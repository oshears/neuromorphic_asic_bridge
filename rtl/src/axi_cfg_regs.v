==> flow/design.v <==
`timescale 1ns / 1ps
module axi_cfg_regs
#(
parameter C_S_AXI_ACLK_FREQ_HZ = 100000000,
parameter C_S_AXI_DATA_WIDTH = 32,
parameter C_S_AXI_ADDR_WIDTH = 9 
)
(
    S_AXI_ACLK,     
    S_AXI_ARESETN,  
    S_AXI_AWADDR,   
    S_AXI_AWVALID,  
    S_AXI_AWREADY,  
    S_AXI_ARADDR,   
    S_AXI_ARVALID,  
    S_AXI_ARREADY,  
    S_AXI_WDATA,    
    S_AXI_WSTRB,    
    S_AXI_WVALID,   
    S_AXI_WREADY,   
    S_AXI_RDATA,    
    S_AXI_RRESP,    
    S_AXI_RVALID,   
    S_AXI_RREADY,   
    S_AXI_BRESP,    
    S_AXI_BVALID,   
    S_AXI_BREADY,
    char_select,
    network_output,
    direct_ctrl,
    debug,
    MEASURED_AUX0,
    MEASURED_AUX1,
    MEASURED_AUX2,
    MEASURED_AUX3,
    pwm_clk_div,
    pwm_blk_duty_cycle,
    pwm_clk_counter,
    pmod_dac
);
input [1:0] network_output;
input [11:0] MEASURED_AUX0;
input [11:0] MEASURED_AUX1;
input [11:0] MEASURED_AUX2;
input [11:0] MEASURED_AUX3;
input [31:0] pwm_clk_counter;
input S_AXI_ACLK;   
input S_AXI_ARESETN;
input [C_S_AXI_ADDR_WIDTH - 1:0] S_AXI_AWADDR; 
input S_AXI_AWVALID;
input [C_S_AXI_ADDR_WIDTH - 1:0] S_AXI_ARADDR; 
input S_AXI_ARVALID;
input [C_S_AXI_DATA_WIDTH - 1:0] S_AXI_WDATA;  
input [(C_S_AXI_DATA_WIDTH/8 - 1):0] S_AXI_WSTRB;  
input S_AXI_WVALID; 
input S_AXI_RREADY; 
input S_AXI_BREADY; 
output reg S_AXI_AWREADY; 
output reg S_AXI_ARREADY; 
output reg S_AXI_WREADY;  
output reg [C_S_AXI_DATA_WIDTH - 1:0] S_AXI_RDATA;
output reg [1:0] S_AXI_RRESP;
output reg S_AXI_RVALID;  
output reg [1:0] S_AXI_BRESP;
output reg S_AXI_BVALID;  
output [1:0] char_select;
output [31:0] debug;
output [15:0] direct_ctrl;
output [31:0] pwm_clk_div;
output [31:0] pwm_blk_duty_cycle;
output [31:0] pmod_dac;
reg [1:0] char_select_reg = 0;
reg char_select_reg_addr_valid = 0;
reg [1:0] network_output_reg = 0;
reg network_output_reg_addr_valid = 0;
reg [15:0] direct_ctrl_reg = 0;
reg direct_ctrl_addr_valid = 0;
reg [31:0] debug_reg = 0;
reg  debug_reg_addr_valid = 0;
reg [31:0] pwm_clk_div_reg = 0;
reg pwm_clk_div_reg_addr_valid = 0;
reg [31:0] pwm_blk_duty_cycle_reg = 0;
reg pwm_blk_duty_cycle_reg_addr_valid = 0;
reg [31:0] pwm_blk_clk_cntr_reg = 0;
reg pwm_blk_clk_cntr_reg_addr_valid = 0;
reg pmod_dac_reg_addr_valid = 0;
reg [31:0] pmod_dac_reg = 0;
reg [31:0] MEASURED_AUX0_reg = 0;
reg MEASURED_AUX0_addr_valid = 0;
reg [31:0] MEASURED_AUX1_reg = 0;
reg MEASURED_AUX1_addr_valid = 0;
reg [31:0] MEASURED_AUX2_reg = 0;
reg MEASURED_AUX2_addr_valid = 0;
reg [31:0] MEASURED_AUX3_reg = 0;
reg MEASURED_AUX3_addr_valid = 0;
reg [2:0] current_state = 0;
reg [2:0] next_state = 0;
reg [15:0] local_address = 0;
reg local_address_valid = 0;
wire [1:0] combined_S_AXI_AWVALID_S_AXI_ARVALID;
reg write_enable_registers = 0;
reg send_read_data_to_AXI = 0;
wire Local_Reset;
localparam reset = 0, idle = 1, read_transaction_in_progress = 2, write_transaction_in_progress = 3, complete = 4;
assign Local_Reset = ~S_AXI_ARESETN;
assign combined_S_AXI_AWVALID_S_AXI_ARVALID = {S_AXI_AWVALID, S_AXI_ARVALID};
assign char_select = char_select_reg;
assign debug = debug_reg;
assign direct_ctrl = direct_ctrl_reg;
assign pwm_clk_div = pwm_clk_div_reg;
assign pwm_blk_duty_cycle = pwm_blk_duty_cycle_reg;
assign pmod_dac = pmod_dac_reg;
always @ (posedge S_AXI_ACLK or posedge Local_Reset) begin
    if (Local_Reset)
        current_state <= reset;
    else
        current_state <= next_state;
end
always @ (current_state, combined_S_AXI_AWVALID_S_AXI_ARVALID, S_AXI_ARVALID, S_AXI_RREADY, S_AXI_AWVALID, S_AXI_WVALID, S_AXI_BREADY, local_address, local_address_valid) begin
    S_AXI_ARREADY = 0;
    S_AXI_RRESP = 2'b00;
    S_AXI_RVALID = 0;
    S_AXI_WREADY = 0;
    S_AXI_BRESP = 2'b00;
    S_AXI_BVALID = 0;
    S_AXI_WREADY = 0;
    S_AXI_AWREADY = 0;
    write_enable_registers = 0;
    send_read_data_to_AXI = 0;
    next_state = current_state;
    case (current_state)
        reset:
            next_state = idle;
        idle:
        begin
            case (combined_S_AXI_AWVALID_S_AXI_ARVALID)
                2'b01:
                    next_state = read_transaction_in_progress;
                2'b10:
                    next_state = write_transaction_in_progress;
            endcase
        end
        read_transaction_in_progress:
        begin
            next_state = read_transaction_in_progress;
            S_AXI_ARREADY = S_AXI_ARVALID;
            S_AXI_RVALID = 1;
            S_AXI_RRESP = 2'b00;
            send_read_data_to_AXI = 1;
            if (S_AXI_RREADY == 1) 
                next_state = complete;
        end
        write_transaction_in_progress:
        begin
            next_state = write_transaction_in_progress;
			write_enable_registers = 1;
            S_AXI_AWREADY = S_AXI_AWVALID;
            S_AXI_WREADY = S_AXI_WVALID;
            S_AXI_BRESP = 2'b00;
            S_AXI_BVALID = 1;
			if (S_AXI_BREADY == 1)
			    next_state = complete;
        end
        complete:
        begin
            case (combined_S_AXI_AWVALID_S_AXI_ARVALID) 
				2'b00:
                     next_state = idle;
				default:
                    next_state = complete;
			endcase;
        end
    endcase
end
always @(
    send_read_data_to_AXI, 
    local_address, 
    local_address_valid, 
    char_select_reg, 
    network_output_reg, 
    debug_reg, 
    direct_ctrl_reg,
    MEASURED_AUX0_reg,
    MEASURED_AUX1_reg,
    MEASURED_AUX2_reg,
    MEASURED_AUX3_reg,
    pwm_clk_div_reg,
    pwm_blk_duty_cycle_reg,
    pwm_blk_clk_cntr_reg,
    pmod_dac_reg)
begin
    S_AXI_RDATA = 32'b0;
    if (local_address_valid == 1 && send_read_data_to_AXI == 1)
    begin
        case(local_address)
            0:
                S_AXI_RDATA = {30'b0,char_select_reg};
            4:
                S_AXI_RDATA = {30'b0,network_output_reg};
            8:
                S_AXI_RDATA = {16'b0,direct_ctrl_reg};
            12:
                S_AXI_RDATA = debug_reg;
            16:
                S_AXI_RDATA = MEASURED_AUX0_reg;
            20:
                S_AXI_RDATA = MEASURED_AUX1_reg;
            24:
                S_AXI_RDATA = MEASURED_AUX2_reg;
            28:
                S_AXI_RDATA = MEASURED_AUX3_reg;
            32:
                S_AXI_RDATA = pwm_clk_div_reg;
            36:
                S_AXI_RDATA = pwm_blk_duty_cycle_reg;
            40:
                S_AXI_RDATA = pwm_blk_clk_cntr_reg;
            44:
                S_AXI_RDATA = pmod_dac_reg;
            default:
                S_AXI_RDATA = 32'b0;
        endcase;     
    end
end
always  @(posedge S_AXI_ACLK)
begin
    if (Local_Reset)
        local_address = 0;
    else
    begin
        if (local_address_valid == 1)
        begin
            case (combined_S_AXI_AWVALID_S_AXI_ARVALID)
                2'b10:
                    local_address = S_AXI_AWADDR[7:0];
                2'b01:     
                    local_address = S_AXI_ARADDR[7:0];
            endcase
        end
    end
end
always @(local_address,write_enable_registers)
begin
    char_select_reg_addr_valid = 0;
    network_output_reg_addr_valid = 0;
    debug_reg_addr_valid = 0;
    direct_ctrl_addr_valid = 0;
    MEASURED_AUX0_addr_valid = 0;
    MEASURED_AUX1_addr_valid = 0;
    MEASURED_AUX2_addr_valid = 0;
    MEASURED_AUX3_addr_valid = 0;
    pwm_clk_div_reg_addr_valid = 0;
    pwm_blk_duty_cycle_reg_addr_valid = 0;
    pwm_blk_clk_cntr_reg_addr_valid = 0;
    pmod_dac_reg_addr_valid = 0;
    local_address_valid = 1;
    if (write_enable_registers)
    begin
        case (local_address)
            0:
                char_select_reg_addr_valid = 1;
            4:
                network_output_reg_addr_valid = 1;
            8:
                direct_ctrl_addr_valid = 1;
            12:
                debug_reg_addr_valid = 1;
            16:
                MEASURED_AUX0_addr_valid = 1;
            20:
                MEASURED_AUX1_addr_valid = 1;
            24:
                MEASURED_AUX2_addr_valid = 1;
            28:
                MEASURED_AUX3_addr_valid = 1;
            32:
                pwm_clk_div_reg_addr_valid = 1;
            36:
                pwm_blk_duty_cycle_reg_addr_valid = 1;
            40:
                pwm_blk_clk_cntr_reg_addr_valid = 1;
            44:
                pmod_dac_reg_addr_valid = 1;
            default:
                local_address_valid = 0;
        endcase
    end
end
always @(posedge S_AXI_ACLK, posedge Local_Reset)
begin
    if (Local_Reset)
        char_select_reg = 0;
    else
    begin
        if(char_select_reg_addr_valid)
            char_select_reg = S_AXI_WDATA[1:0];
    end
end
always @(posedge S_AXI_ACLK)
begin
    network_output_reg = network_output;
end
always @(posedge S_AXI_ACLK, posedge Local_Reset)
begin
    if (Local_Reset)
        direct_ctrl_reg = 0;
    else
    begin
        if(direct_ctrl_addr_valid)
            direct_ctrl_reg = S_AXI_WDATA;
    end
end
always @(posedge S_AXI_ACLK, posedge Local_Reset)
begin
    if (Local_Reset)
        debug_reg = 0;
    else
    begin
        if(debug_reg_addr_valid)
            debug_reg = S_AXI_WDATA;
    end
end
always @(posedge S_AXI_ACLK)
begin
    MEASURED_AUX0_reg = {20'b0,MEASURED_AUX0};
end
always @(posedge S_AXI_ACLK)
begin
    MEASURED_AUX1_reg = {20'b0,MEASURED_AUX1};
end
always @(posedge S_AXI_ACLK)
begin
    MEASURED_AUX2_reg = {20'b0,MEASURED_AUX2};
end
always @(posedge S_AXI_ACLK)
begin
    MEASURED_AUX3_reg = {20'b0,MEASURED_AUX3};
end
always @(posedge S_AXI_ACLK, posedge Local_Reset)
begin
    if (Local_Reset)
        pwm_clk_div_reg = 0;
    else
    begin
        if(pwm_clk_div_reg_addr_valid)
            pwm_clk_div_reg = S_AXI_WDATA;
    end
end
always @(posedge S_AXI_ACLK, posedge Local_Reset)
begin
    if (Local_Reset)
        pwm_blk_duty_cycle_reg = 0;
    else
    begin
        if(pwm_blk_duty_cycle_reg_addr_valid)
            pwm_blk_duty_cycle_reg = S_AXI_WDATA;
    end
end
always @(posedge S_AXI_ACLK)
begin
    pwm_blk_clk_cntr_reg = pwm_clk_counter;
end
always @(posedge S_AXI_ACLK, posedge Local_Reset)
begin
    if (Local_Reset)
        pmod_dac_reg = 0;
    else
    begin
        if(pmod_dac_reg_addr_valid)
            pmod_dac_reg = S_AXI_WDATA;
    end
end
endmodule
-- Reports on axi_cfg_regs
Tool output for the design above, in the order of the flow.
Line numbers count from 1 in the design file above.
The mark -- stands for no value.
- top module: axi_cfg_regs
- clock port: S_AXI_ACLK
- library: sky130hd
- timing corner: tt_025C_1v80

-- Word-level counts
Yosys after proc, flatten, opt, wreduce and memory -nomap, before mapping. Memory bits, and registers merged into a memory's read port (data or address), are not among the register bits. Print and check cells are not counted. Equal cells are merged and count once.
- elaborated cells at 68
- noted bits of input ports: 143
- output and inout port bits: 187
- flip-flop bits (word level): 247
- muxes and demuxes at 27
- equal/unequal tests at 18
- reduce/logical cells: 9
- operators by type and width (cell ; count):
    32-bit case mux with 12-bit select ; 1
    16-bit by 5-bit equality test with 1-bit output with constant B ; 4
    16-bit by 6-bit equality test with 1-bit output with constant B ; 4
    16-bit by 4-bit equality test with 1-bit output with constant B ; 2
    16-bit case mux with 2-bit select ; 1
    32-bit 2-to-1 mux ; 1
    1-bit 2-to-1 mux ; 19
    16-bit by 3-bit equality test with 1-bit output with constant B ; 1
    16-bit zero test ; 1
    3-bit case mux with 5-bit select ; 1
    12-bit OR reduction ; 1
    3-bit 2-to-1 mux ; 3
    3-bit by 2-bit equality test with 1-bit output with constant B ; 2
    3-bit case mux with 2-bit select ; 1
    5-bit nonzero test ; 1
    2-bit AND reduction ; 2
    3-bit by 1-bit equality test with 1-bit output with constant B ; 1
    3-bit equality test with constant B ; 1
    3-bit inequality test with constant B ; 1
    3-bit zero test ; 1
    2-bit by 1-bit equality test with 1-bit output with constant B ; 1
    2-bit equality test with constant B ; 1
    2-bit zero test ; 1
    2-bit nonzero test ; 1
    1-bit logical AND ; 1

-- Logic depth
Longest topological path by Yosys (ltp), each cell counted once; first at word level (registers and memories cut), then after technology mapping (sequential cells cut; the memories' decode and read muxes count).
- noted depth after elaboration: 6
- ABC_AREA: 0
- gate-level depth with buffers: 7
- mapped depth without buffers at 6

-- Synthesis result
Source: synth_stat.txt of the flow (Yosys; design flattened, memories mapped). It holds for the ABC_AREA given above (unset counts as 0); a run with the other value may have another netlist.
Totals and module areas in this step are rounded.
- cells by type (cell type ; count):
    sky130_fd_sc_hd__dfrtp_1 ; 149
    sky130_fd_sc_hd__dfxtp_1 ; 90
    sky130_fd_sc_hd__mux2_2 ; 92
    sky130_fd_sc_hd__mux2_4 ; 60
    sky130_fd_sc_hd__mux2i_1 ; 51
    sky130_fd_sc_hd__mux4_2 ; 7
    sky130_fd_sc_hd__a22o_1 ; 16
    sky130_fd_sc_hd__o2bb2ai_1 ; 13
    sky130_fd_sc_hd__buf_2 ; 22
    sky130_fd_sc_hd__a22oi_1 ; 13
    sky130_fd_sc_hd__nand3_1 ; 17
    sky130_fd_sc_hd__o211a_1 ; 8
    sky130_fd_sc_hd__a2bb2oi_1 ; 9
    sky130_fd_sc_hd__buf_6 ; 7
    sky130_fd_sc_hd__clkbuf_1 ; 21
    sky130_fd_sc_hd__nor2_1 ; 21
    sky130_fd_sc_hd__a21oi_1 ; 15
    sky130_fd_sc_hd__nand3b_1 ; 10
Other cell types: 48; their cells: 154.
- cell area after synthesis: 10300 µm²
- mapped cells at 775
- sequential area: 5530 µm²
- mapped flip-flops at 239

-- Path before layout
Source: OpenSTA report_checks on the synthesized netlist (no wires, ideal clock, input and output delay 20% of the period each), path of least setup slack; recovery checks are left aside. Register names are those of the netlist, which keeps one name where synthesis merged equal registers.
- kind: register to output
- from: register current_state[2]
- to: output port S_AXI_RDATA[12]
- noted clock period: 4.44 ns
- noted time at the first pin: 0.000 ns
- external output delay at 0.888 ns
- driving pins on the path: 7
- slack at 1.739 ns
- buffers on the path: 3
- delay of the path: 1.813 ns
- noted data arrival time: 1.813 ns
- noted period reached after synthesis: 2.701 ns
"delay of the path" is the arrival time less input delay plus setup time.
A path that ends at an output port has no setup time.
"driving pins on the path" counts driving pins, that of a launching flip-flop among them; a cell with two outputs on the path counts twice.
"period reached after synthesis" is the clock period less the worst setup slack; recovery checks do not enter. This is arithmetic on one report: input and output delays are still those of the set period (20% each).
- path through: sky130_fd_sc_hd__dfrtp_1 -> sky130_fd_sc_hd__clkbuf_1 -> sky130_fd_sc_hd__nor3b_1 -> sky130_fd_sc_hd__nand4_1 -> sky130_fd_sc_hd__clkbuf_1 -> sky130_fd_sc_hd__clkbuf_1 -> sky130_fd_sc_hd__nor3_1
- elaborated cells on any way between the ends: 7
- those cells by class: 2 x eq/ne; 4 x mux; 1 x reduce/logical
- RTL lines, path after synthesis (what ; line ; text):
    from (decl) ; 96 ; reg [2:0] current_state = 0;
    from (assign) ; 115 ; current_state <= reset;
    from (assign) ; 117 ; current_state <= next_state;
    to (decl) ; 61 ; output reg [C_S_AXI_DATA_WIDTH - 1:0] S_AXI_RDATA;
No chain of elaborated cells between the ends is given.
Nets of the timed path that keep an RTL name, with a line that drives or declares them; the list need not be complete.
- nets with RTL names, path after synthesis (signal ; line ; text):
    S_AXI_RVALID ; 131 ; case (current_state)

-- Timing after layout
Path of least setup slack in the final report of flow run 1 (OpenROAD, finished layout, wires in). Where an end is a register, its clock arrival counts in the times.
- kind: register to output
- from: register local_address[7]
- to: output port S_AXI_RDATA[11]
- driving pins on the path: 9
- noted clock period: 2.88 ns
- noted data arrival time: 2.44 ns
- buffers on the path: 4
- slack at -0.14 ns
- noted time at the first pin: 0.52 ns
- external output delay at 0.58 ns
Between the ends stands the longest chain of elaborated cells between them, by number of cells; it is not shown to be the way that was timed. Of several equally long chains one is given.
Each line given opens the expression or statement behind the cell; cells for indexed reads and writes are added by Yosys, which also makes memories of some case tables.
At most two assigning lines are given for a register; there are more.
- path through: sky130_fd_sc_hd__dfxtp_4 -> sky130_fd_sc_hd__buf_6 -> sky130_fd_sc_hd__or4_4 -> sky130_fd_sc_hd__nor2_4 -> sky130_fd_sc_hd__buf_6 -> sky130_fd_sc_hd__buf_6 -> sky130_fd_sc_hd__a221oi_4 -> sky130_fd_sc_hd__a31oi_2 -> sky130_fd_sc_hd__buf_2
- noted cells in the longest elaborated chain: 6
- elaborated cells on any way between the ends: 18
- those cells by class: 11 x eq/ne; 4 x mux; 3 x reduce/logical
- RTL lines, path post-layout (what ; line ; text):
    from (decl) ; 98 ; reg [15:0] local_address = 0;
    from (assign) ; 235 ; local_address = S_AXI_AWADDR[7:0];
    from (assign) ; 237 ; local_address = S_AXI_ARADDR[7:0];
    16-bit zero test ; 259 ; case (local_address)
    12-bit OR reduction ; -- ;
    1-bit 2-to-1 mux ; 259 ;
    1-bit 2-to-1 mux ; 257 ; if (write_enable_registers)
    1-bit logical AND ; 193 ; if (local_address_valid == 1 && send_read_data_to_AXI == 1)
    32-bit 2-to-1 mux ; 193 ;
    to (decl) ; 61 ; output reg [C_S_AXI_DATA_WIDTH - 1:0] S_AXI_RDATA;

Top module axi_cfg_regs; platform sky130hd; tools Yosys and OpenROAD; 2 stored runs in no particular order. Input and output delays are each 20% of the period that was set; the output load is 0.01 pF.
"period achieved" = clock period - worst setup slack. The figure is calculated, with input and output delays left at 20% of the set period.
"critical path time" = time allowed to the worst setup path (clock period - input delay - output delay, where it has them) - its slack; a late launch clock adds to it, a late capture clock takes from it.
"total design power": no workload was simulated; the value follows from the tool's default switching activity.
Measured values are rounded.

Flow run 1

==> flow/run.sh <==
#!/bin/bash
# the make line also repeats the synthesis and layout settings of config.mk as NAME=value (left out here)
make -C /OpenROAD-flow-scripts/flow DESIGN_CONFIG=/design/flow/config.mk WORK_HOME=/design/flow/orfs CLKGATE_MAP_FILE= finish
==> flow/config.mk <==
export PLATFORM = sky130hd
export DESIGN_NAME = axi_cfg_regs
export DESIGN_NICKNAME = axi_cfg_regs
export VERILOG_FILES = /design/flow/design.v
export SDC_FILE = /design/flow/constraint.sdc
export NUM_CORES = 4
export LEC_CHECK = 0
export CAP_MARGIN = 20
export CORE_MARGIN = 2
export CORE_UTILIZATION = 58
export SLEW_MARGIN = 20
==> flow/constraint.sdc <==
create_clock -name core_clock -period 2.88 [get_ports {S_AXI_ACLK}]
set_input_delay 0.5760 -clock core_clock [delete_from_list [all_inputs] [get_ports {S_AXI_ACLK}]]
set_output_delay 0.5760 -clock core_clock [all_outputs]
set_load 0.01 [all_outputs]

Measured in flow run 1:
- period achieved at 3.021 ns
- worst hold slack: 0.498 ns
- area of the die: 18,800 µm²
- mapped cell area after synthesis at 10,300 µm²
- post-layout utilization at 88.1 %
- standard-cell area after routing at 15,200 µm²
- noted the total design power: 11,200 uW
- total negative slack on setup checks: -1.50 ns
- critical path time: 2.44 ns
- type of the worst setup path: register to output
- smallest setup slack at -0.141 ns

Flow run 2

==> flow/run.sh <==
#!/bin/bash
# the make line also repeats the synthesis and layout settings of config.mk as NAME=value (left out here)
make -C /OpenROAD-flow-scripts/flow DESIGN_CONFIG=/design/flow/config.mk WORK_HOME=/design/flow/orfs CLKGATE_MAP_FILE= finish
==> flow/config.mk <==
export PLATFORM = sky130hd
export DESIGN_NAME = axi_cfg_regs
export DESIGN_NICKNAME = axi_cfg_regs
export VERILOG_FILES = /design/flow/design.v
export SDC_FILE = /design/flow/constraint.sdc
export NUM_CORES = 4
export LEC_CHECK = 0
export ABC_AREA = 0
export CAP_MARGIN = 20
export CELL_PAD_IN_SITES_DETAIL_PLACEMENT = 0
export CORE_MARGIN = 2
export CORE_UTILIZATION = 15
export GPL_ROUTABILITY_DRIVEN = 1
export MIN_ROUTING_LAYER = met2
export PLACE_DENSITY_LB_ADDON = 0.16
export SETUP_SLACK_MARGIN = 0.47
export SLEW_MARGIN = 40
export TNS_END_PERCENT = 35
==> flow/constraint.sdc <==
create_clock -name core_clock -period 2.63 [get_ports {S_AXI_ACLK}]
set_input_delay 0.5260 -clock core_clock [delete_from_list [all_inputs] [get_ports {S_AXI_ACLK}]]
set_output_delay 0.5260 -clock core_clock [all_outputs]
set_load 0.01 [all_outputs]

Measured in flow run 2:
- critical path time: 2.45 ns
- type of the worst setup path: register to output
- standard-cell area after routing at 17,900 µm²
- period achieved at 2.977 ns
- total negative slack on setup checks: -7.74 ns
- noted the total design power: 14,400 uW
- post-layout utilization at 26.5 %
- area of the die: 70,500 µm²
- smallest setup slack at -0.347 ns
- worst hold slack: 0.417 ns
- mapped cell area after synthesis at 10,300 µm²
