==> flow/design.v <==
`timescale 1ns / 1ps
module xadc_interface
(
   clk, 
   rst,
   network_output,
   DADDR,
   DEN,
   DI,
   DWE,
   BUSY,
   DO,
   DRDY,
   EOS,
   MEASURED_AUX0,
   MEASURED_AUX1,
   MEASURED_AUX2,
   MEASURED_AUX3
);
input clk;
input rst;
input BUSY;
input [15:0] DO;
input DRDY;
input EOS;
output reg [1:0] network_output = 0;
output reg [6:0] DADDR = 0;
output reg DEN;
output reg [15:0] DI = 0;
output DWE;
assign DWE = 0;
output reg [11:0] MEASURED_AUX0 = 0;
output reg [11:0] MEASURED_AUX1 = 0;
output reg [11:0] MEASURED_AUX2 = 0;
output reg [11:0] MEASURED_AUX3 = 0;
localparam VAUXP0_ADDR = 7'h10;
localparam VAUXP1_ADDR = 7'h11;
localparam VAUXP2_ADDR = 7'h12;
localparam VAUXP3_ADDR = 7'h13;
parameter       reset       = 8'h00,
                read_reg10      = 8'h01,
                reg10_waitdrdy  = 8'h02,
                read_reg11      = 8'h03,
                reg11_waitdrdy  = 8'h04,
                read_reg12      = 8'h05,
                reg12_waitdrdy  = 8'h06,
                read_reg13      = 8'h07,
                reg13_waitdrdy  = 8'h08,
                init_read  = 8'h09,
                read_waitdrdy  = 8'h0A;
reg [3:0] next_state = 0;
reg [3:0] current_state = 0;
reg [11:0] max_value = 0;
reg [1:0] temp_network_output_reg = 0;
reg MEASURED_AUX0_valid = 0;
reg MEASURED_AUX1_valid = 0;
reg MEASURED_AUX2_valid = 0;
reg MEASURED_AUX3_valid = 0;
reg network_output_valid = 0;
reg max_value_valid = 0;
always @(posedge clk, posedge rst)
begin
    if (rst)
        current_state <= reset;
    else
        current_state <= next_state;
end
always @(posedge clk, posedge rst)
begin
   if (rst)
      MEASURED_AUX0 = 0;
   else if (MEASURED_AUX0_valid)
      MEASURED_AUX0 = DO[15:4];
end
always @(posedge clk, posedge rst)
begin
   if (rst)
      MEASURED_AUX1 = 0;
   else if (MEASURED_AUX1_valid)
      MEASURED_AUX1 = DO[15:4];
end
always @(posedge clk, posedge rst)
begin
   if (rst)
      MEASURED_AUX2 = 0;
   else if (MEASURED_AUX2_valid)
      MEASURED_AUX2 = DO[15:4];
end
always @(posedge clk, posedge rst)
begin
   if (rst)
      MEASURED_AUX3 = 0;
   else if (MEASURED_AUX3_valid)
      MEASURED_AUX3 = DO[15:4];
end
always @(posedge clk, posedge rst)
begin
   if (rst)
      network_output = 0;
   else if (network_output_valid)
      network_output = temp_network_output_reg;
end
always @(posedge clk, posedge rst)
begin
   if (rst)
      max_value = 0;
   else if (max_value_valid)
      max_value = DO[15:4];
end
always @(current_state, EOS, DRDY)
begin
   next_state = current_state;
   case (current_state)
      reset:
      begin
         next_state = read_reg10;
      end
      read_reg10 : begin
         if (EOS) begin
            next_state   = reg10_waitdrdy;
         end
      end
      reg10_waitdrdy : 
      begin
         if (DRDY == 1)  	begin
            next_state = read_reg11;
         end
         else begin
            next_state = current_state;          
         end
      end
      read_reg11 : begin
         next_state   = reg11_waitdrdy;
      end
      reg11_waitdrdy : 
      begin
         if (DRDY ==1)  	begin
            next_state = read_reg12;
            end
         else begin
            next_state = current_state;          
         end
      end
      read_reg12 : begin
         next_state   = reg12_waitdrdy;
      end
      reg12_waitdrdy :
      begin
         if (DRDY ==1)  	begin
            next_state = read_reg13;
         end
         else begin
            next_state = current_state;          
         end
      end
      read_reg13 : begin
         next_state   = reg13_waitdrdy;
      end
      reg13_waitdrdy :
      begin
         if (DRDY ==1) begin
            next_state = read_reg10;
         end
         else begin
            next_state = current_state;          
         end
      end
      default:
         next_state = reset;
    endcase 
end
always @(posedge clk)
begin
   DEN = 0;
   DADDR = 0;
   MEASURED_AUX0_valid = 0;
   MEASURED_AUX1_valid = 0;
   MEASURED_AUX2_valid = 0;
   MEASURED_AUX3_valid = 0;
   network_output_valid = 0;
   max_value_valid = 0;
   case (current_state)
      read_reg10 : begin
         if (EOS) begin
            DADDR   = VAUXP0_ADDR;
            DEN = 1;  
         end
         else
            network_output_valid = 1;
      end
      reg10_waitdrdy : 
      begin
         DEN = 0;
         if (DRDY == 1)  	begin
            MEASURED_AUX0_valid = 1; 
            max_value_valid = 1;
            temp_network_output_reg = 2'b00;
         end
      end
      read_reg11 : begin
         DADDR   = VAUXP1_ADDR;
         DEN = 1;  
      end
      reg11_waitdrdy : 
      begin
         DEN = 0;
         if (DRDY ==1)  	begin
            MEASURED_AUX1_valid = 1;
            if (DO[15:4] > max_value)
            begin
               max_value_valid = 1;
               temp_network_output_reg = 2'b01;
            end
         end
      end
      read_reg12 : begin
         DADDR   = VAUXP2_ADDR;
         DEN = 1;  
      end
      reg12_waitdrdy :
      begin
         DEN = 0;
         if (DRDY ==1)  	begin
            MEASURED_AUX2_valid = 1; 
            if (DO[15:4] > max_value)
            begin
               max_value_valid = 1;
               temp_network_output_reg = 2'b10;
            end
         end
      end
      read_reg13 : begin
         DADDR   = VAUXP3_ADDR;
         DEN = 1;  
      end
      reg13_waitdrdy :
      begin
         DEN = 0;
         if (DRDY ==1) begin
            MEASURED_AUX3_valid = 1;
            if (DO[15:4] > max_value)
            begin
               DEN = 2'b0;
               max_value_valid = 1;
               temp_network_output_reg = 2'b11;
            end 
            DADDR   = 7'h00;
         end
      end
    endcase 
end
endmodule
From RTL to reports: xadc_interface
Tool output for the design above, in the order of the flow. Lines are those of the file above, counted from 1. A cell with - has no value.

Top module: xadc_interface. Clock port: clk. Cell library: sky130hd. Timing corner: tt_025C_1v80.

Elaborated design
Yosys after proc, flatten, opt, wreduce and memory -nomap, before mapping. Memory bits, and registers merged into a memory's read port (data or address), are not among the register bits. Print and check cells are not counted. Equal cells are merged and count once.

The figure for register bits is 80. Output and inout bits: 75. Under cells after elaboration stands 62.

Equality and inequality tests: 16. The figure for $lt $le $gt $ge is 1. Under multiplexer cells stands 23. Reduce/logical cells: 6.

Operators with widths (number): parallel mux 4 bit (select 9 bit) (1); parallel mux 5 bit (select 4 bit) (1); 2-to-1 mux 4 bit (5); != test 2 bit (second input constant) (8); equality test 4 x 3 -> 1 bit (second input constant) (4); 2-to-1 mux 2 bit (7); greater-than comparator 12 bit (1); equality test 4 x 2 -> 1 bit (second input constant) (2); AND reduction 8 bit (1); parallel mux 2 bit (select 4 bit) (1); OR reduction 3 bit (2); AND reduction 5 bit (1); 2-to-1 mux 5 bit (1); 2-to-1 mux 1 bit (5); equality test 4 x 1 -> 1 bit (second input constant) (1); equality test 4 bit (second input constant) (1); logical NOT 4 bit (1); nonzero test 4 bit (1); parallel mux 1 bit (select 2 bit) (2).

Longest topological paths
Longest topological path by Yosys (ltp), each cell counted once; first at word level (registers and memories cut), then after technology mapping (sequential cells cut; the memories' decode and read muxes count).

For word-level depth the number is 4. For ABC_AREA the number is 0. Depth in mapped cells: 7. The entry for mapped depth without buffers reads 7.

Synthesis result
Source: synth_stat.txt of the flow (Yosys; design flattened, memories mapped). It holds for the ABC_AREA given above (unset counts as 0); a run with the other value may have another netlist. The area totals of this step are shown rounded.

Under sequential area stands 0.00191 mm². For mapped cells the number is 260. Mapped flip-flops: 78. Under buffers stands 30. The entry for cell area after synthesis reads 0.00333 mm².

Cell types: sky130_fd_sc_hd__dfrtp_1 (number 66, area in all 1.65E+03 µm²); sky130_fd_sc_hd__mux2_2 (number 51, area in all 574.301 µm²); sky130_fd_sc_hd__dfxtp_1 (number 10, area in all 200.192 µm²); sky130_fd_sc_hd__buf_4 (number 21, area in all 157.651 µm²); sky130_fd_sc_hd__ha_1 (number 12, area in all 150.144 µm²); sky130_fd_sc_hd__edfxtp_1 (number 2, area in all 60.058 µm²); sky130_fd_sc_hd__o21ai_0 (number 12, area in all 60.058 µm²); sky130_fd_sc_hd__nand2_1 (number 15, area in all 56.304 µm²); sky130_fd_sc_hd__inv_1 (number 14, area in all 52.55 µm²); sky130_fd_sc_hd__buf_2 (number 6, area in all 30.029 µm²); sky130_fd_sc_hd__nor2_1 (number 8, area in all 30.029 µm²); sky130_fd_sc_hd__a2111oi_4 (number 1, area in all 27.526 µm²); sky130_fd_sc_hd__a21oi_1 (number 5, area in all 25.024 µm²); sky130_fd_sc_hd__nand4_1 (number 4, area in all 25.024 µm²); sky130_fd_sc_hd__nor3_1 (number 3, area in all 15.014 µm²); sky130_fd_sc_hd__o21bai_1 (number 2, area in all 15.014 µm²); sky130_fd_sc_hd__nand2b_4 (number 1, area in all 13.763 µm²); sky130_fd_sc_hd__and2_1 (number 2, area in all 12.512 µm²).

Other cell types: 20; their cells: 25.

Timing after synthesis
Path of least setup slack by OpenSTA after synthesis, without wires, with an ideal clock, recovery checks aside; 20% of the period is set as input and as output delay. Where synthesis merged equal registers, the netlist keeps one of their names.

Path kind: input-to-reg. From: input port DO[9]. To: register temp_network_output_reg[0]. Period: 2.13 ns. For data arrival time the number is 1.480 ns. Setup slack: 0.392 ns. The entry for launch time at the first pin reads 0.426 ns. The figure for external input delay is 0.426 ns. Under stages stands 6. Required time: 1.872 ns. Path delay: 1.312 ns. For synthesis period reached the number is 1.738 ns.

"path delay" = arrival - input delay + setup time. "stages" counts driving pins, that of a launching flip-flop among them; a cell with two outputs on the path counts twice. "synthesis period reached" is the clock period less the worst setup slack; recovery checks do not enter. This is arithmetic on one report: input and output delays are still those of the set period (20% each). The rows between start and end are the longest chain of elaborated cells between them; the timing report does not say that the signal goes this way. Where chains are equally long, one stands for them. A line is the first line of the expression or statement that the cell stems from. Yosys adds cells for indexed reads and writes and turns some case tables into memories. At most two assigning lines are given for a register; there are more. Only ways into the end's enable, where the timed path ends, are counted here.

Cell sequence: sky130_fd_sc_hd__ha_1 > sky130_fd_sc_hd__a21o_1 > sky130_fd_sc_hd__nand3_2 > sky130_fd_sc_hd__a21oi_1 > sky130_fd_sc_hd__a2111oi_4 > sky130_fd_sc_hd__o21bai_1. The figure for cells in the longest elaborated chain is 3.

Ends and longest elaborated chain, after synthesis: from (decl) (line 23) `input [15:0] DO;`; greater-than comparator 12 bit (line 241) `if (DO[15:4] > max_value)`; != test 2 bit; AND reduction 8 bit; to (assign) (line 228) `temp_network_output_reg = 2'b10;`; to (assign) (line 245) `temp_network_output_reg = 2'b11;`; to (decl) (line 54) `reg [1:0] temp_network_output_reg = 0;`.

Worst path after layout
Path of least setup slack in the final report of run A (OpenROAD, finished layout, wires in). Where an end is a register, its clock arrival counts in the times.

Path kind: input-to-reg. From: input port DO[14]. To: register temp_network_output_reg[1]. Setup slack: 0.17 ns. For data arrival time the number is 2.12 ns. Period: 2.25 ns. The entry for launch time at the first pin reads 0.45 ns. Required time: 2.29 ns. Under stages stands 7. The figure for external input delay is 0.45 ns.

The rows between start and end are the longest chain of elaborated cells between them; the timing report does not say that the signal goes this way. Where chains are equally long, one stands for them. At most two assigning lines are given for a register; there are more. Only ways into the end's enable, where the timed path ends, are counted here.

Cell sequence: sky130_fd_sc_hd__clkdlybuf4s50_1 > sky130_fd_sc_hd__ha_1 > sky130_fd_sc_hd__nand4_1 > sky130_fd_sc_hd__nor2_1 > sky130_fd_sc_hd__a21boi_2 > sky130_fd_sc_hd__a2111oi_4 > sky130_fd_sc_hd__o21bai_2. The figure for cells in the longest elaborated chain is 3.

Ends and longest elaborated chain, after layout: from (decl) (line 23) `input [15:0] DO;`; greater-than comparator 12 bit (line 241) `if (DO[15:4] > max_value)`; != test 2 bit; AND reduction 8 bit; to (assign) (line 228) `temp_network_output_reg = 2'b10;`; to (assign) (line 245) `temp_network_output_reg = 2'b11;`; to (decl) (line 54) `reg [1:0] temp_network_output_reg = 0;`.

Hand-over note for xadc_interface

xadc_interface through Yosys and OpenROAD on sky130hd: 2 stored runs, unordered, with their settings and measured results. The constraints put input and output delay at 20% of the set period each and load the outputs with 0.01 pF. "reached clock period" = clock period - worst setup slack. The figure is calculated, with input and output delays left at 20% of the set period. "allowed time less slack (worst setup path)" is the time allowed to the run's worst setup path (the clock period less input and output delay, where it has them) less its slack. Clock arrival times count: a late capture clock shortens it, a late launch clock lengthens it. "overall power": no workload was simulated; the value follows from the tool's default switching activity. Measured values are rounded.

Run A has these settings: period_ns 2.25; CORE_UTILIZATION 19; PLACE_DENSITY 0.84; CORE_ASPECT_RATIO 1.68; CORE_MARGIN 8; CELL_PAD_IN_SITES_DETAIL_PLACEMENT 0; GPL_TIMING_DRIVEN 1; CTS_CLUSTER_SIZE 76; CAP_MARGIN 40; SLEW_MARGIN 30. The chip area in the Yosys report comes to 0.00333 mm². For the die outline area the run shows 0.0222 mm². The standard-cell area after routing stands at 0.00464 mm². The final design utilization comes to 26.7%. The smallest setup slack stands at 0.169 ns. The measured total negative slack is 0.000 ns. The overall power reads 6.37 mW. The reached clock period stands at 2.081 ns. The measured allowed time less slack (worst setup path) is 1.63 ns. Worst path kind: input-to-reg.

Run B has these settings: period_ns 1.25; CORE_UTILIZATION 31; SETUP_SLACK_MARGIN 0.12; PLACE_DENSITY 0.85; CORE_ASPECT_RATIO 1.87; TNS_END_PERCENT 90; GPL_TIMING_DRIVEN 0; GPL_ROUTABILITY_DRIVEN 1; CTS_CLUSTER_DIAMETER 69; SLEW_MARGIN 25; MIN_ROUTING_LAYER met1; CAP_MARGIN 20; CORE_MARGIN 2. The chip area in the Yosys report comes to 0.00333 mm². For the die outline area the run shows 0.0116 mm². The standard-cell area after routing stands at 0.00456 mm². The final design utilization comes to 43.6%. The smallest setup slack stands at -0.502 ns. The measured total negative slack is -1.30 ns. The overall power reads 10.9 mW. The reached clock period stands at 1.752 ns. The measured allowed time less slack (worst setup path) is 1.75 ns. Worst path kind: reg-to-reg.

End of note.
