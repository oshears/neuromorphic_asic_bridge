==> flow/design.v <==
`timescale 1ns / 1ps
module char_pwm_gen
(
    clk,  
    rst,
    char_select,
    digit,
    slow_clk_en,
    clk_out,
    clk_div
);
    input clk;
    input rst;
    input [1:0] char_select;
    input slow_clk_en;
    input [31:0] clk_div;
    output [15:0] digit;
    output clk_out;
    reg [31:0] slow_clk_counter = 0;
    wire output_clk;
    assign output_clk = slow_clk_en ? slow_clk_counter[clk_div[4:0]] : clk;
    assign clk_out = output_clk;
    always @(posedge clk, posedge rst)
    begin
        if(rst)
            slow_clk_counter <= 0;
        else
            slow_clk_counter <= slow_clk_counter + 1;
    end
    assign digit[0] = char_select != 2'b01 ? output_clk : ~output_clk;
    assign digit[1] = char_select == 2'b00 ? output_clk : ~output_clk;
    assign digit[2] = char_select == 2'b00 ? output_clk : ~output_clk;
    assign digit[3] = output_clk;
    assign digit[4] = char_select[0] ? output_clk : ~output_clk;
    assign digit[5] = char_select[1] ? output_clk : ~output_clk;
    assign digit[6] = char_select == 2'b11 ? output_clk : ~output_clk;
    assign digit[7] = char_select != 2'b11 ? output_clk : ~output_clk;
    assign digit[8] = char_select != 2'b11 ? output_clk : ~output_clk;
    assign digit[9] = (char_select == 2'b00 || char_select == 2'b11) ? output_clk : ~output_clk;
    assign digit[10] = char_select != 2'b01 ? output_clk : ~output_clk;
    assign digit[11] = char_select != 2'b11 ? output_clk : ~output_clk;
    assign digit[12] = char_select != 2'b01 ? output_clk : ~output_clk;
    assign digit[13] = char_select == 2'b01 ? output_clk : ~output_clk;
    assign digit[14] = char_select == 2'b01 ? output_clk : ~output_clk;
    assign digit[15] = char_select != 2'b01 ? output_clk : ~output_clk;
endmodule
# Step by step through the tools: char_pwm_gen
# What the tools print for char_pwm_gen, step after step.
# Lines are those of the file above, counted from 1.
# Library cell names are shortened.
# A cell with -- has no value.
# design
top	char_pwm_gen
clk_port	clk
cell_library	sky130hd
lib_corner	tt_025C_1v80

# Elaborated design
# Source: Yosys, flattened and elaborated, memories not mapped. Widths are those after wreduce; folded enables and synchronous resets count as part of the registers. Registers that Yosys merges into a memory's read port (data or address) are not register bits. Print and check cells do not count. Equal cells are merged and count once.
# word_totals
register_bits	32
input_bits	37
output_inout_bits	17
elab_cells	19
# op_classes
add_sub_neg	1
n_eq	4
shift	1
n_mux	9
bitwise	1
reduce_logical	2
# ops
op	n
adder 32 x 1 -> 32 bit with constant B	1
indexed select 32 x 5 -> 1 bit	1
2-to-1 mux 1 bit	9
== test 2 x 1 -> 1 bit with constant B	1
!= test 2 x 1 -> 1 bit with constant B	1
== test 2 bit with constant B	1
!= test 2 bit with constant B	1
zero test 2 bit	1
logical OR 1 bit	1
inverter 1 bit	1

# Depth
# Depth = most cells in a row (Yosys ltp): at word level without a register or memory, in the mapped netlist without a sequential cell, where the memories' decode and read muxes count.
# logic_depth
word_depth	4
abc_area	0
ltp_mapped	10
mapped_depth_nobuf	7

# Mapped cells and area
# Source: synth_stat.txt of the flow (Yosys; design flattened, memories mapped). It holds for the ABC_AREA given above (unset counts as 0); a run with the other value may have another netlist.
# The area totals of this step are shown rounded.
# synth_totals
cells	182
mapped_area_um2	1910
seqArea_um2	801
flip_flops	32
n_buf	11
# types
cell	n	type_area_um2
dfrtp_1	32	800.768
xnor2_1	19	166.41
mux2i_1	14	140.134
xor2_1	14	122.618
xnor2_2	5	81.328
nand2_1	20	75.072
buf_4	8	60.058
nor2_1	14	52.55
ha_1	4	50.048
nand4_1	7	43.792
nand3_1	8	40.038
and4_1	3	26.275
and3_1	4	25.024
buf_6	2	22.522
inv_1	6	22.522
a22o_1	2	17.517
nor3_4	1	16.266
a22oi_1	2	15.014
# Not listed: further types 14, cells in them 17.

# Flow runs of char_pwm_gen

char_pwm_gen through Yosys and OpenROAD on sky130hd: 2 stored runs, unordered, with their settings. The constraints put input and output delay at 20% of the set period each and load the outputs with 0.01 pF.

Stored run 1, flow files:
==> flow/run.sh <==
#!/bin/bash
# the make line also repeats the synthesis and layout settings of config.mk as NAME=value (left out here)
make -C /OpenROAD-flow-scripts/flow DESIGN_CONFIG=/design/flow/config.mk WORK_HOME=/design/flow/orfs CLKGATE_MAP_FILE= finish
==> flow/config.mk <==
export PLATFORM = sky130hd
export DESIGN_NAME = char_pwm_gen
export DESIGN_NICKNAME = char_pwm_gen
export VERILOG_FILES = /design/flow/design.v
export SDC_FILE = /design/flow/constraint.sdc
export NUM_CORES = 4
export LEC_CHECK = 0
export CAP_MARGIN = 10
export CELL_PAD_IN_SITES_DETAIL_PLACEMENT = 2
export CORE_MARGIN = 2
export CORE_UTILIZATION = 37
export CTS_CLUSTER_DIAMETER = 317
export CTS_CLUSTER_SIZE = 98
export GPL_TIMING_DRIVEN = 1
export MIN_ROUTING_LAYER = met1
export PLACE_DENSITY_LB_ADDON = 0.11
export SLEW_MARGIN = 20
==> flow/constraint.sdc <==
create_clock -name core_clock -period 2.64 [get_ports {clk}]
set_input_delay 0.5280 -clock core_clock [delete_from_list [all_inputs] [get_ports {clk}]]
set_output_delay 0.5280 -clock core_clock [all_outputs]
set_load 0.01 [all_outputs]

Stored run 1: not finished: clock tree synthesis ended with a tool error

Stored run 2, flow files:
==> flow/run.sh <==
#!/bin/bash
# the make line also repeats the synthesis and layout settings of config.mk as NAME=value (left out here)
make -C /OpenROAD-flow-scripts/flow DESIGN_CONFIG=/design/flow/config.mk WORK_HOME=/design/flow/orfs CLKGATE_MAP_FILE= finish
==> flow/config.mk <==
export PLATFORM = sky130hd
export DESIGN_NAME = char_pwm_gen
export DESIGN_NICKNAME = char_pwm_gen
export VERILOG_FILES = /design/flow/design.v
export SDC_FILE = /design/flow/constraint.sdc
export NUM_CORES = 4
export LEC_CHECK = 0
export CAP_MARGIN = 20
export CORE_MARGIN = 2
export CORE_UTILIZATION = 32
export SLEW_MARGIN = 20
==> flow/constraint.sdc <==
create_clock -name core_clock -period 3.19 [get_ports {clk}]
set_input_delay 0.6380 -clock core_clock [delete_from_list [all_inputs] [get_ports {clk}]]
set_output_delay 0.6380 -clock core_clock [all_outputs]
set_load 0.01 [all_outputs]

Stored run 2: not finished: clock tree synthesis ended with a tool error
